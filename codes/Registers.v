==> flow/design.v <==
`timescale 1ns / 1ps
module Registers(
    input clk, 
    input RegWr, 
    input [1:0]RegDst,
    input WrRegDSrc,
    input getHW,
    input [4:0]rs,
    input [4:0]rt,
    input [4:0]rd,
    input [31:0]DB,
    input [31:0]PC4,
    output [31:0]bussA, 
    output [31:0]bussB
);
    reg [4:0] rw;
    reg [31:0] registers[31:0];
    integer i;
    always @(*)begin
        case(RegDst)
            0: rw = 31;
            1: rw = rt;
            2: rw = rd;
            default:rw = 31;
        endcase
    end
    assign bussA = registers[rs];
    assign bussB = registers[rt];
    always @(posedge clk)   
        if (RegWr && rw)
            registers[rw] = WrRegDSrc? PC4: ( getHW?  {16'b0, DB[31:16]}:DB);
    initial 
        for(i = 0; i < 32; i = i + 1)
            registers[i] <= 0;
endmodule
# ---- Tool chain data of Registers
# Tool output for the design above, in the order of the flow.
# Line numbers count from 1 in the design file above.
# The mark -- stands for no value.
dict set report design {
  top {Registers}
  clock {clk}
  library {sky130hd}
  pvt_corner {tt_025C_1v80}
}

# ---- Word-level counts
# Yosys after proc, flatten, opt, wreduce and memory -nomap, before mapping. Enables and synchronous resets that opt folds into registers are not counted as muxes. Memory bits, and registers merged into a memory's read port (data or address), are not among the register bits. Print and check cells are not counted. Equal cells are merged and count once.
# Memory sizes are those after Yosys's memory passes, which may raise the word count (mostly to a power of two), join words into wider ones and drop unused or constant bits.
dict set report bits {
  romBits 0
  out_inout_bits 64
  reg_bits 0
  latchBits 0
  clocked_rd_ports_x_width 0
  wordCells 10
  ram_bits 1024
  mem_count 1
  input_bits 85
}
dict set report op_classes {
  div 0
  n_mux 6
  logic 0
  reduce_and_logical 1
  mul 0
  n_addsub 0
  equal 2
  n_cmp 0
  n_shift 0
}
# name words word_bits rd wr line_no
set mem_list {}
lappend mem_list {registers 32 32 2 1 17} ;# reg [31:0] registers[31:0];
# operator n
set ops {}
lappend ops {{32-bit two-way mux} 3}
lappend ops {{5-bit case mux with 2-bit select} 1}
lappend ops {{1-bit by 5-bit logical AND with 1-bit output} 1}
lappend ops {{5-bit two-way mux} 1}
lappend ops {{2-bit by 1-bit equality test with 1-bit output with constant B} 1}
lappend ops {{2-bit equality test with constant B} 1}
lappend ops {{1-bit two-way mux} 1}

# ---- Depth
# Depth = most cells in a row (Yosys ltp): at word level without a register or memory, in the mapped netlist without a sequential cell, where the memories' decode and read muxes count.
dict set report depth {
  ltp_word 4
  ABC_AREA 0
  ltp_mapped 8
  ltp_nobuf 6
}

# ---- Mapped cells and area
# Source: synth_stat.txt of the flow (Yosys; design flattened, memories mapped). It holds for the ABC_AREA given above (unset counts as 0); a run with the other value may have another netlist.
# cell n type_area_um2
set types {}
lappend types {sky130_fd_sc_hd__edfxtp_1 1024 3.07E+04}
lappend types {sky130_fd_sc_hd__mux2i_1 1040 1.04E+04}
lappend types {sky130_fd_sc_hd__a22oi_1 192 1.44E+03}
lappend types {sky130_fd_sc_hd__a22o_1 143 1.25E+03}
lappend types {sky130_fd_sc_hd__nand3_1 196 980.941}
lappend types {sky130_fd_sc_hd__a21oi_1 192 960.922}
lappend types {sky130_fd_sc_hd__nand2_1 217 814.531}
lappend types {sky130_fd_sc_hd__buf_4 64 480.461}
lappend types {sky130_fd_sc_hd__a31oi_1 64 400.384}
lappend types {sky130_fd_sc_hd__buf_6 31 349.085}
lappend types {sky130_fd_sc_hd__clkbuf_1 91 341.578}
lappend types {sky130_fd_sc_hd__nor3_1 64 320.307}
lappend types {sky130_fd_sc_hd__buf_2 56 280.269}
lappend types {sky130_fd_sc_hd__nor2_1 37 138.883}
lappend types {sky130_fd_sc_hd__o21ai_0 17 85.082}
lappend types {sky130_fd_sc_hd__clkbuf_4 9 67.565}
lappend types {sky130_fd_sc_hd__a221oi_2 3 45.043}
lappend types {sky130_fd_sc_hd__buf_1 12 45.043}
# Not listed: further types 11, cells in them 26.
dict set report synth_totals {
  ffs 1024
  yosys_area_mm2 0.0493548
  cell_count 3478
  sequential_area_mm2 0.0307495
  n_buf 263
}

# ---- Worst setup path after synthesis
# Source: OpenSTA report_checks on the synthesized netlist (no wires, ideal clock, input and output delay 20% of the period each), path of least setup slack; recovery checks are left aside. Register names are those of the netlist, which keeps one name where synthesis merged equal registers.
dict set report synth_path {
  path_kind {input -> register}
  start {input port RegDst[0]}
  end {memory registers[10][0]}
  t_arrival_ns 3.173
  driving_pins 7
  path_slack_ns -0.184
  path_delay_ns 2.912
  setup_ns 0.421
  n_path_buf 1
  clock_period_ns 3.41
  required_ns 2.989
  launch_ns 0.682
  input_delay_ns 0.682
  synth_period_reached_ns 3.594
}
# "path_delay_ns" = arrival - input delay + setup time.
# "driving_pins" counts driving pins, that of a launching flip-flop among them; a cell with two outputs on the path counts twice.
# "synth_period_reached_ns" is the clock period less the worst setup slack; recovery checks do not enter. This is arithmetic on one report: input and output delays are still those of the set period (20% each).
# Between the ends stands the longest chain of elaborated cells between them, by number of cells; it is not shown to be the way that was timed. Of several equally long chains one is given.
# A line is the first line of the expression or statement that the cell stems from. Yosys adds cells for indexed reads and writes and turns some case tables into memories.
# Only ways into the end's enable, where the timed path ends, are counted here.
dict set report synth_via {
  path_cell_list {sky130_fd_sc_hd__inv_1 -> sky130_fd_sc_hd__ha_1 -> sky130_fd_sc_hd__clkbuf_1 -> sky130_fd_sc_hd__a221oi_2 -> sky130_fd_sc_hd__nor2b_1 -> sky130_fd_sc_hd__nand2_1 -> sky130_fd_sc_hd__nor2_1}
  elab_chain_len 4
  cells_between 6
  cone_lines 2
  classes_between {eq/ne (2); mux (3); reduce/logical (1)}
}
# item line_no
set synth_lines {}
lappend synth_lines {{start: declaration} 5} ;# input [1:0]RegDst,
lappend synth_lines {{2-bit equality test} 20} ;# case(RegDst)
lappend synth_lines {{5-bit case mux with 2-bit select} 20}
lappend synth_lines {{1-bit by 5-bit logical AND with 1-bit output} 30} ;# if (RegWr && rw)
lappend synth_lines {{5-bit two-way mux} 30}
lappend synth_lines {{end: declaration} 17} ;# reg [31:0] registers[31:0];

# ---- Timing after layout
# Path of least setup slack in the final report of job 1 (OpenROAD, finished layout, wires in). Where an end is a register, its clock arrival counts in the times.
dict set report layout_path {
  path_kind {input -> output}
  start {input port rt[2]}
  end {output port bussB[11]}
  launch_ns 0.90
  n_path_buf 5
  path_slack_ns 0.11
  input_delay_ns 0.90
  required_ns 3.61
  t_arrival_ns 3.49
  driving_pins 10
  out_delay_ns 0.90
  clock_period_ns 4.51
}
# Between the ends stands the longest chain of elaborated cells between them, by number of cells; it is not shown to be the way that was timed. Of several equally long chains one is given.
# The chain passes a memory read, where the word-level depth is cut; so it can be longer than that depth.
dict set report layout_via {
  path_cell_list {sky130_fd_sc_hd__clkdlybuf4s50_1 -> sky130_fd_sc_hd__buf_4 -> sky130_fd_sc_hd__nor2_4 -> sky130_fd_sc_hd__buf_12 -> sky130_fd_sc_hd__a22o_1 -> sky130_fd_sc_hd__nor3_1 -> sky130_fd_sc_hd__buf_4 -> sky130_fd_sc_hd__a31oi_1 -> sky130_fd_sc_hd__nand3_1 -> sky130_fd_sc_hd__clkdlybuf4s50_1}
  elab_chain_len 1
  cells_between 1
  cone_lines 1
  classes_between {memory (1)}
}
# item line_no
set layout_lines {}
lappend layout_lines {{start: declaration} 9} ;# input [4:0]rt,
lappend layout_lines {{memory 32 x 32 bit} 17} ;# reg [31:0] registers[31:0];
lappend layout_lines {{end: declaration} 14} ;# output [31:0]bussB

; Stored flow runs of Registers (2 of them; Yosys, OpenROAD, sky130hd). They differ in their settings and are not a sequence. Constraints: input delay and output delay 20% of the set period each, output load 0.01 pF.
; "worst_path_time_ns" means the part of the period allowed to the worst setup path (the constraints hold back 20% at inputs and 20% at outputs) less its slack; where the path has registers, the arrival times of their clocks count too.
; "final_power_uw": no workload was simulated; the value follows from the tool's default switching activity.

[job 1: settings]
period_ns = 4.51
CAP_MARGIN = 20
CORE_MARGIN = 2
CORE_UTILIZATION = 40
SLEW_MARGIN = 20
[job 1: results]
final_power_uw = 22332
design_die_area_mm2 = 0.126213
timing.setup.ws_ns = 0.114
post_route_util_pct = 47.8
total_negative_slack_ns = 0.000
synth_chip_area_mm2 = 0.0493548
hold_ws_ns = 1.171
worst_path_time_ns = 2.59
path_kind = input -> output

[job 2: settings]
period_ns = 4.42
CORE_UTILIZATION = 59
SETUP_SLACK_MARGIN = 0.21
PLACE_DENSITY_LB_ADDON = 0.2
CORE_ASPECT_RATIO = 0.87
CELL_PAD_IN_SITES_DETAIL_PLACEMENT = 1
TNS_END_PERCENT = 25
ABC_AREA = 0
CTS_CLUSTER_SIZE = 24
SLEW_MARGIN = 40
MAX_ROUTING_LAYER = met4
CAP_MARGIN = 20
CORE_MARGIN = 2
[job 2: results]
final_power_uw = 23741
design_die_area_mm2 = 0.0859871
timing.setup.ws_ns = -0.316
post_route_util_pct = 69.9
total_negative_slack_ns = -0.931
synth_chip_area_mm2 = 0.0493548
hold_ws_ns = 1.010
worst_path_time_ns = 2.97
path_kind = input -> output
